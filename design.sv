==> flow/design.v <==
`timescale 1ns/1ps
`timescale 1ns/1ps
`timescale 1ns/1ps
module MIPS_Pipeline (
    input wire clk,
    input wire rst,
    output wire [15:0] pc_out
);
    parameter MEM_SIZE = 512;
    parameter REG_COUNT = 8;
    integer i;
    reg [15:0] pc = 16'h0000;
    reg [15:0] next_pc = 16'h0000;
    reg stall = 1'b0;
    reg flush = 1'b0;
    reg [15:0] if_id_pc = 16'h0000;
    reg [15:0] if_id_instr = 16'h0000;
    reg if_id_valid = 1'b0;
    reg [15:0] id_ex_pc = 16'h0000;
    reg [2:0] id_ex_rs = 3'b000;
    reg [2:0] id_ex_rt = 3'b000;
    reg [2:0] id_ex_rd = 3'b000;
    reg [15:0] id_ex_reg1 = 16'h0000;
    reg [15:0] id_ex_reg2 = 16'h0000;
    reg [15:0] id_ex_imm = 16'h0000;
    reg [3:0] id_ex_alu_op = 4'b0000;
    reg id_ex_mem_read = 1'b0;
    reg id_ex_mem_write = 1'b0;
    reg id_ex_reg_write = 1'b0;
    reg id_ex_alu_src = 1'b0;
    reg id_ex_reg_dst = 1'b0;
    reg id_ex_branch = 1'b0;
    reg id_ex_valid = 1'b0;
    reg [15:0] ex_mem_alu_result = 16'h0000;
    reg [15:0] ex_mem_reg2 = 16'h0000;
    reg [2:0] ex_mem_reg_dst = 3'b000;
    reg ex_mem_mem_read = 1'b0;
    reg ex_mem_mem_write = 1'b0;
    reg ex_mem_reg_write = 1'b0;
    reg ex_mem_branch_taken = 1'b0;
    reg [15:0] ex_mem_branch_target = 16'h0000;
    reg ex_mem_valid = 1'b0;
    reg [15:0] mem_wb_data = 16'h0000;
    reg [2:0] mem_wb_reg_dst = 3'b000;
    reg mem_wb_reg_write = 1'b0;
    reg mem_wb_valid = 1'b0;
    reg [7:0] instr_memory [0:MEM_SIZE-1];
    reg [7:0] data_memory [0:MEM_SIZE-1];
    reg [15:0] reg_file [0:REG_COUNT-1];
    reg [1:0] forward_a = 2'b00;
    reg [1:0] forward_b = 2'b00;
    reg [15:0] alu_in1 = 16'h0000;
    reg [15:0] alu_in2 = 16'h0000;
    reg load_use_hazard = 1'b0;
    reg control_hazard = 1'b0;
    reg [3:0] opcode = 4'b0000;
    reg [2:0] rs = 3'b000;
    reg [2:0] rt = 3'b000;
    reg [2:0] rd = 3'b000;
    reg [15:0] immediate = 16'h0000;
    initial begin
        for (i = 0; i < MEM_SIZE; i = i + 1) begin
            instr_memory[i] = 8'h00;
            data_memory[i] = 8'h00;
        end
        for (i = 0; i < REG_COUNT; i = i + 1) begin
            reg_file[i] = 16'h0000;
        end
    end
    reg [15:0] alu_result;
    always @(*) begin
        case(forward_a)
            2'b00: alu_in1 = id_ex_reg1;
            2'b10: alu_in1 = ex_mem_alu_result;
            2'b01: alu_in1 = mem_wb_data;
            default: alu_in1 = id_ex_reg1;
        endcase
        case(forward_b)
            2'b00: alu_in2 = id_ex_alu_src ? id_ex_imm : id_ex_reg2;
            2'b10: alu_in2 = ex_mem_alu_result;
            2'b01: alu_in2 = mem_wb_data;
            default: alu_in2 = id_ex_alu_src ? id_ex_imm : id_ex_reg2;
        endcase
        case(id_ex_alu_op)
            4'b0000: alu_result = {1'b0, alu_in1} + {1'b0, alu_in2};  
            4'b0001: alu_result = alu_in1 - alu_in2;                   
            4'b0010: alu_result = alu_in1 & alu_in2;                   
            4'b0011: alu_result = alu_in1 | alu_in2;                   
            4'b0100: alu_result = $signed(alu_in1) < $signed(alu_in2) ? 16'd1 : 16'd0;  
            4'b0101: alu_result = alu_in2 << alu_in1[3:0];            
            4'b0110: alu_result = alu_in2 >> alu_in1[3:0];            
            default: alu_result = alu_in1 + alu_in2;
        endcase
    end
    always @(posedge clk or posedge rst) begin
        if (rst) begin
            mem_wb_data <= 16'h0000;
            mem_wb_reg_dst <= 3'b000;
            mem_wb_reg_write <= 1'b0;
            mem_wb_valid <= 1'b0;
        end else begin
            if (ex_mem_valid) begin
                if (ex_mem_mem_read) begin
                    if (ex_mem_alu_result < MEM_SIZE - 1) begin
                        mem_wb_data <= {data_memory[ex_mem_alu_result], 
                                      data_memory[ex_mem_alu_result + 1]};
                    end else begin
                        mem_wb_data <= 16'h0000;  
                    end
                end else if (ex_mem_mem_write) begin
                    if (ex_mem_alu_result < MEM_SIZE - 1) begin
                        data_memory[ex_mem_alu_result] <= ex_mem_reg2[15:8];
                        data_memory[ex_mem_alu_result + 1] <= ex_mem_reg2[7:0];
                    end
                    mem_wb_data <= ex_mem_alu_result;  
                end else begin
                    mem_wb_data <= ex_mem_alu_result;
                end
                mem_wb_reg_dst <= ex_mem_reg_dst;
                mem_wb_reg_write <= ex_mem_reg_write;
                mem_wb_valid <= 1'b1;
            end else begin
                mem_wb_valid <= 1'b0;
            end
        end
    end
    always @(*) begin
        wire [3:0] opcode_bits;
        wire [2:0] rs_bits, rt_bits, rd_bits;
        wire [7:0] imm_bits;
        opcode_bits = if_id_instr[15:12];
        rs_bits = if_id_instr[11:9];
        rt_bits = if_id_instr[8:6];
        rd_bits = if_id_instr[5:3];
        imm_bits = if_id_instr[7:0];
        opcode = opcode_bits;
        rs = rs_bits;
        rt = rt_bits;
        rd = rd_bits;
        case(opcode)
            4'b0001: immediate = {{8{imm_bits[7]}}, imm_bits};  
            4'b0010,
            4'b0011: immediate = {{8{imm_bits[7]}}, imm_bits};  
            4'b0100,
            4'b0101: immediate = {{7{imm_bits[7]}}, imm_bits, 1'b0};  
            default: immediate = 16'h0000;
        endcase
    end
    always @(*) begin
        reg_write = 0;
        mem_read = 0;
        mem_write = 0;
        alu_src = 0;
        reg_dst = 0;
        branch = 0;
        alu_op = 4'b0000;
        case(opcode)
            4'b0000: begin  
                reg_write = 1;
                reg_dst = 1;
                alu_op = {1'b0, if_id_instr[2:0]};  
            end
            4'b0001: begin  
                reg_write = 1;
                alu_src = 1;
                alu_op = 4'b0000;
            end
            4'b0010: begin  
                reg_write = 1;
                mem_read = 1;
                alu_src = 1;
                alu_op = 4'b0000;
            end
            4'b0011: begin  
                mem_write = 1;
                alu_src = 1;
                alu_op = 4'b0000;
            end
            4'b0100: begin  
                branch = 1;
                alu_op = 4'b0001;
            end
            4'b0101: begin  
                branch = 1;
                alu_op = 4'b0001;
            end
        endcase
    end
    always @(*) begin
        load_use_hazard = 1'b0;
        control_hazard = 1'b0;
        if (id_ex_mem_read && id_ex_valid) begin
            if ((id_ex_rt == rs) || (id_ex_rt == rt)) begin
                load_use_hazard = 1'b1;
            end
        end
        if ((id_ex_branch && id_ex_valid) || ex_mem_branch_taken) begin
            control_hazard = 1'b1;
        end
    end
    always @(*) begin
        forward_a = 2'b00;
        forward_b = 2'b00;
        if (ex_mem_valid && ex_mem_reg_write && (ex_mem_reg_dst != 0)) begin
            if (ex_mem_reg_dst == id_ex_rs) begin
                forward_a = 2'b10;
            end
            if (ex_mem_reg_dst == id_ex_rt && !id_ex_alu_src) begin
                forward_b = 2'b10;
            end
        end
        if (mem_wb_valid && mem_wb_reg_write && (mem_wb_reg_dst != 0)) begin
            if (!(ex_mem_valid && ex_mem_reg_write && 
                  ex_mem_reg_dst != 0 && ex_mem_reg_dst == id_ex_rs) &&
                mem_wb_reg_dst == id_ex_rs) begin
                forward_a = 2'b01;
            end
            if (!(ex_mem_valid && ex_mem_reg_write && 
                  ex_mem_reg_dst != 0 && ex_mem_reg_dst == id_ex_rt) &&
                mem_wb_reg_dst == id_ex_rt && !id_ex_alu_src) begin
                forward_b = 2'b01;
            end
        end
    end
    always @(posedge clk or posedge rst) begin
        if (rst) begin
            if_id_pc <= 16'h0000;
            if_id_instr <= 16'h0000;
            if_id_valid <= 1'b0;
            pc <= 16'h0000;
        end else begin
            if (!stall) begin
                if (flush) begin
                    if_id_valid <= 1'b0;
                    if_id_instr <= 16'h0000;
                end else begin
                    if_id_pc <= pc;
                    if_id_instr <= {instr_memory[pc], instr_memory[pc + 1]};
                    if_id_valid <= 1'b1;
                end
                pc <= next_pc;
            end
        end
    end
    always @(posedge clk or posedge rst) begin
        if (rst) begin
            id_ex_pc <= 16'h0000;
            id_ex_rs <= 3'b000;
            id_ex_rt <= 3'b000;
            id_ex_rd <= 3'b000;
            id_ex_reg1 <= 16'h0000;
            id_ex_reg2 <= 16'h0000;
            id_ex_imm <= 16'h0000;
            id_ex_alu_op <= 4'b0000;
            id_ex_mem_read <= 1'b0;
            id_ex_mem_write <= 1'b0;
            id_ex_reg_write <= 1'b0;
            id_ex_alu_src <= 1'b0;
            id_ex_reg_dst <= 1'b0;
            id_ex_branch <= 1'b0;
            id_ex_valid <= 1'b0;
        end else if (!stall) begin
            if (flush) begin
                id_ex_valid <= 1'b0;
            end else if (if_id_valid) begin
                id_ex_pc <= if_id_pc;
                id_ex_rs <= rs;
                id_ex_rt <= rt;
                id_ex_rd <= rd;
                id_ex_reg1 <= reg_file[rs];
                id_ex_reg2 <= reg_file[rt];
                id_ex_imm <= immediate;
                id_ex_alu_op <= alu_op;
                id_ex_mem_read <= mem_read;
                id_ex_mem_write <= mem_write;
                id_ex_reg_write <= reg_write;
                id_ex_alu_src <= alu_src;
                id_ex_reg_dst <= reg_dst;
                id_ex_branch <= branch;
                id_ex_valid <= 1'b1;
            end
        end
    end
    always @(posedge clk or posedge rst) begin
        if (rst) begin
            ex_mem_alu_result <= 16'h0000;
            ex_mem_reg2 <= 16'h0000;
            ex_mem_reg_dst <= 3'b000;
            ex_mem_mem_read <= 1'b0;
            ex_mem_mem_write <= 1'b0;
            ex_mem_reg_write <= 1'b0;
            ex_mem_branch_taken <= 1'b0;
            ex_mem_branch_target <= 16'h0000;
            ex_mem_valid <= 1'b0;
        end else begin
            if (id_ex_valid) begin
                ex_mem_alu_result <= alu_result;
                ex_mem_reg2 <= id_ex_reg2;
                ex_mem_reg_dst <= id_ex_reg_dst ? id_ex_rd : id_ex_rt;
                ex_mem_mem_read <= id_ex_mem_read;
                ex_mem_mem_write <= id_ex_mem_write;
                ex_mem_reg_write <= id_ex_reg_write;
                ex_mem_branch_taken <= id_ex_branch && 
                                     ((opcode == 4'b0100 && alu_result == 16'h0000) ||   
                                      (opcode == 4'b0101 && alu_result != 16'h0000));    
                ex_mem_branch_target <= id_ex_pc + {id_ex_imm[14:0], 1'b0};   
                ex_mem_valid <= 1'b1;
            end else begin
                ex_mem_valid <= 1'b0;
            end
        end
    end
    always @(*) begin
        stall = load_use_hazard;
        flush = ex_mem_branch_taken || control_hazard;
        if (ex_mem_branch_taken)
            next_pc = ex_mem_branch_target;
        else if (stall)
            next_pc = pc;
        else if (id_ex_branch && id_ex_valid) begin
            next_pc = pc + 2;
        end
        else
            next_pc = pc + 2;
    end
    assign pc_out = pc;
    always @(posedge clk or posedge rst) begin
        if (rst) begin
            if_id_valid <= 0;
            id_ex_valid <= 0;
            ex_mem_valid <= 0;
            mem_wb_valid <= 0;
            pc <= 16'h0000;
        end else begin
            if (load_use_hazard) begin
                if_id_valid <= if_id_valid;
                id_ex_valid <= 0;
                pc <= pc;
            end else if (control_hazard || ex_mem_branch_taken) begin
                if_id_valid <= 0;
                id_ex_valid <= 0;
                if (ex_mem_branch_taken)
                    pc <= ex_mem_branch_target;
                else
                    pc <= pc + 2;
            end else begin
                if_id_valid <= 1;
                id_ex_valid <= if_id_valid;
                pc <= next_pc;
            end
            ex_mem_valid <= id_ex_valid && !flush;
            mem_wb_valid <= ex_mem_valid;
        end
    end
    always @(posedge clk) begin
        if (!rst) begin
        end
    end
    always @(posedge clk) begin
        if (mem_wb_valid && mem_wb_reg_write && (mem_wb_reg_dst != 3'b000)) begin
            reg_file[mem_wb_reg_dst] <= mem_wb_data;
        end
    end
endmodule
## Step by step through the tools: MIPS_Pipeline

Tool output for the design above, in the order of the flow.
Line numbers count from 1 in the design file above.
Library cell names are shortened.
The mark n/a stands for no value.

- Top: MIPS_Pipeline
- Clock input: clk
- Cell library: sky130hd
- Library corner: tt_025C_1v80

## Word level

Yosys after proc, flatten, opt, wreduce and memory -nomap, before mapping. Print and check cells are not counted.
Yosys's memory passes give these memory sizes; they may raise the number of words (mostly to a power of two), join words into wider ones and drop unused or constant bits.

- Add/sub/neg operators: 6
- Multipliers: 0
- Div/mod/pow operators: 0
- $lt $le $gt $ge: 1
- Equal/unequal tests: 1037
- Shift operators: 0
- Multiplexer cells: 1064
- Bitwise logic cells: 4
- Reductions and logical operators: 1063

Operator list:

| operator | count |
|---|---|
| 2-to-1 mux 8 bit | 1024 |
| parallel mux 8 bit (select 512 bit) | 2 |
| == test 9 bit (second input constant) | 512 |
| AND reduction 6 bit | 512 |
| == test 9 x 8 -> 1 bit (second input constant) | 256 |
| == test 9 x 7 -> 1 bit (second input constant) | 128 |
| nonzero test 2 bit | 513 |
| == test 9 x 6 -> 1 bit (second input constant) | 64 |
| == test 9 x 5 -> 1 bit (second input constant) | 32 |
| == test 9 x 4 -> 1 bit (second input constant) | 16 |
| parallel mux 16 bit (select 2 bit) | 4 |
| 2-to-1 mux 16 bit | 6 |
| == test 9 x 3 -> 1 bit (second input constant) | 8 |
| adder 16 bit | 3 |
| == test 9 x 2 -> 1 bit (second input constant) | 4 |
| == test 3 bit | 6 |
| == test 9 x 1 -> 1 bit (second input constant) | 2 |
| logical NOT 9 bit | 2 |
| 2-to-1 mux 1 bit | 17 |
| logical AND 1 bit | 16 |
| subtractor 16 bit | 1 |
| adder 16 x 2 -> 16 bit (second input constant) | 1 |
| less-than comparator 16 x 9 -> 1 bit (second input constant) | 1 |
| logical NOT 16 bit | 1 |
| nonzero test 16 bit | 1 |
| 2-to-1 mux 2 bit | 8 |
| adder 9 x 1 -> 9 bit (second input constant) | 1 |
| == test 4 x 2 -> 1 bit (second input constant) | 2 |

Not listed: further kinds 15, cells in them 32.

- Register bits: 4274
- Latch bits: 0
- Bits in writable memories: 128
- Bits in read-only memories: 0
- Word width x clocked read ports: 32
- Memories: 1
- Bits of input ports: 2
- Output and inout port bits: 16

Memory list:

| name | depth | bits a word | rd ports | write ports | line | text |
|---|---|---|---|---|---|---|
| reg_file | 8 | 16 | 2 | 1 | 49 | `reg [15:0] reg_file [0:REG_COUNT-1];` |

## Longest topological paths

Yosys ltp: most cells in a row. Word level: on the elaborated netlist, between registers, memories and ports. Mapped: between sequential cells and ports; inverters and the memories' decode and read muxes count.

- Depth after elaboration: 16
- ABC_AREA: 1
- Mapped depth: 6
- Mapped depth without buffers: 6

## Mapped cells and area

The flow's flattened synthesis, as Yosys stat reports it; memories are mapped. The netlist is that of the ABC_AREA named above (0 if unset); the other value can give another one.

Cell types:

| cell | count |
|---|---|
| dfrtp_1 | 15 |
| nand2_1 | 19 |
| inv_1 | 10 |
| nand4_1 | 6 |
| xnor2_2 | 2 |
| nand2_2 | 5 |
| nand3_1 | 6 |
| xor2_1 | 3 |
| nor2_4 | 2 |
| nand3_2 | 2 |
| nor2_2 | 3 |
| xnor2_1 | 2 |
| nor2_1 | 4 |
| ha_1 | 1 |
| buf_4 | 1 |
| inv_2 | 2 |
| conb_1 | 1 |

- Standard cells after synthesis: 84
- Chip area (Yosys): 767.0 um^2
- Sequential part of the area: 375.4 um^2
- Mapped flip-flops: 15
- Buffers: 1

## Timing after synthesis

Source: OpenSTA report_checks on the synthesized netlist (no wires, ideal clock, input and output delay 20% of the period each), path of least setup slack; recovery checks are left aside. Register names are those of the netlist, which keeps one name where synthesis merged equal registers.

- Path type: register to register
- Start: reg pc
- End: reg pc
- Clock period: 1420 ps
- Setup time: 117 ps
- Launch time at the first pin: 0 ps
- Data arrival time: 1050 ps
- Slack: 253 ps
- Path delay: 1167 ps
- Driving pins on the path: 7
- Buffers on the path: 0
- Synthesis period reached: 1167 ps

"path delay" is the arrival time less input delay plus setup time.
"driving pins on the path": output pins that drive a net of the path, with the launching flip-flop's if there is one; two outputs of one cell count as two.
"synthesis period reached" is the clock period less the worst setup slack; recovery checks do not enter. This is arithmetic on one report: input and output delays are still those of the set period (20% each).
An end named without its bit number is one bit of that signal or, where synthesis recoded a state register, one of its new flip-flops.

- Path through: dfrtp_1 -> ha_1 -> nand3_2 -> nor2_2 -> nand3_1 -> nand2_1 -> nand2_1

Ends and longest elaborated chain, post-synthesis:

| item | line | text |
|---|---|---|
| start, declared | 12 | `reg [15:0] pc = 16'h0000;` |
| end, declared | 12 |  |

Chain of elaborated cells between the ends: none given.

## Timing after layout

From the final timing report of flow run B: the path of least setup slack in the routed layout; clock arrival at registers is part of the times.
The path's times are printed in steps of 10 ps; the period is the one set.

- Path type: register to output
- Start: reg pc
- End: out pc_out[8]
- Clock period: 2290 ps
- Launch time at the first pin: 290 ps
- Data arrival time: 1340 ps
- Slack: 500 ps
- Driving pins on the path: 2
- Buffers on the path: 1

An end named without its bit number is one bit of that signal or, where synthesis recoded a state register, one of its new flip-flops.

- Path through: dfrtp_1 -> clkdlybuf4s50_1

Ends and longest elaborated chain, after layout:

| item | line | text |
|---|---|---|
| start, declared | 12 | `reg [15:0] pc = 16'h0000;` |
| end, declared | 7 | `output wire [15:0] pc_out` |

Chain of elaborated cells between the ends: none given.

Memo
Re: implementation data of MIPS_Pipeline

Design MIPS_Pipeline on sky130hd. What follows are 2 stored runs of the flow, each under its own settings; their order means nothing. The constraints put input and output delay at 20% of the set period each and load the outputs with 0.01 pF.
"period achieved" is the run's clock period less its worst setup slack. It is reckoned from that one timing run; input and output delays stay at 20% of the period that was set.
"time of the worst setup path" means the part of the period allowed to the worst setup path (the constraints hold back 20% at inputs and 20% at outputs) less its slack; where the path has registers, the arrival times of their clocks count too.
"time of the worst setup path" is known to 10 ps.
Settings: n/a = not set for that run.
Among the results, n/a means that no value is shown for the run.

| name | flow run A | flow run B |
|---|---|---|
| period_ns | 1.17 | 2.29 |
| CORE_UTILIZATION | 59 | 38 |
| PLACE_DENSITY | 0.39 | n/a |
| CELL_PAD_IN_SITES_DETAIL_PLACEMENT | 0 | n/a |
| TNS_END_PERCENT | 65 | 70 |
| GPL_TIMING_DRIVEN | 0 | n/a |
| CAP_MARGIN | 15 | 40 |
| MIN_ROUTING_LAYER | met2 | n/a |
| CORE_MARGIN | 2 | 2 |
| SLEW_MARGIN | 20 | 20 |
| SETUP_SLACK_MARGIN | n/a | -0.22 |
| PLACE_DENSITY_LB_ADDON | n/a | 0.13 |
| ABC_AREA | n/a | 1 |
| CTS_CLUSTER_SIZE | n/a | 72 |
| MAX_ROUTING_LAYER | n/a | met5 |
| chip area in the Yosys report (um^2) | n/a | 767.0 |
| period achieved (ps) | n/a | 1794 |
| post-route worst hold slack (ps) | n/a | 487 |
| lowest setup slack (ps) | n/a | 496 |
| sum of negative setup slack (ps) | n/a | 0 |
| time of the worst setup path (ps) | n/a | 1340 |
| class of the worst setup path | n/a | register to output |
| overall die area (um^2) | n/a | 2393.7 |
| utilization after routing (%) | n/a | 50.5 |

Flow run A: no results, clock tree synthesis failed with DPL-0038
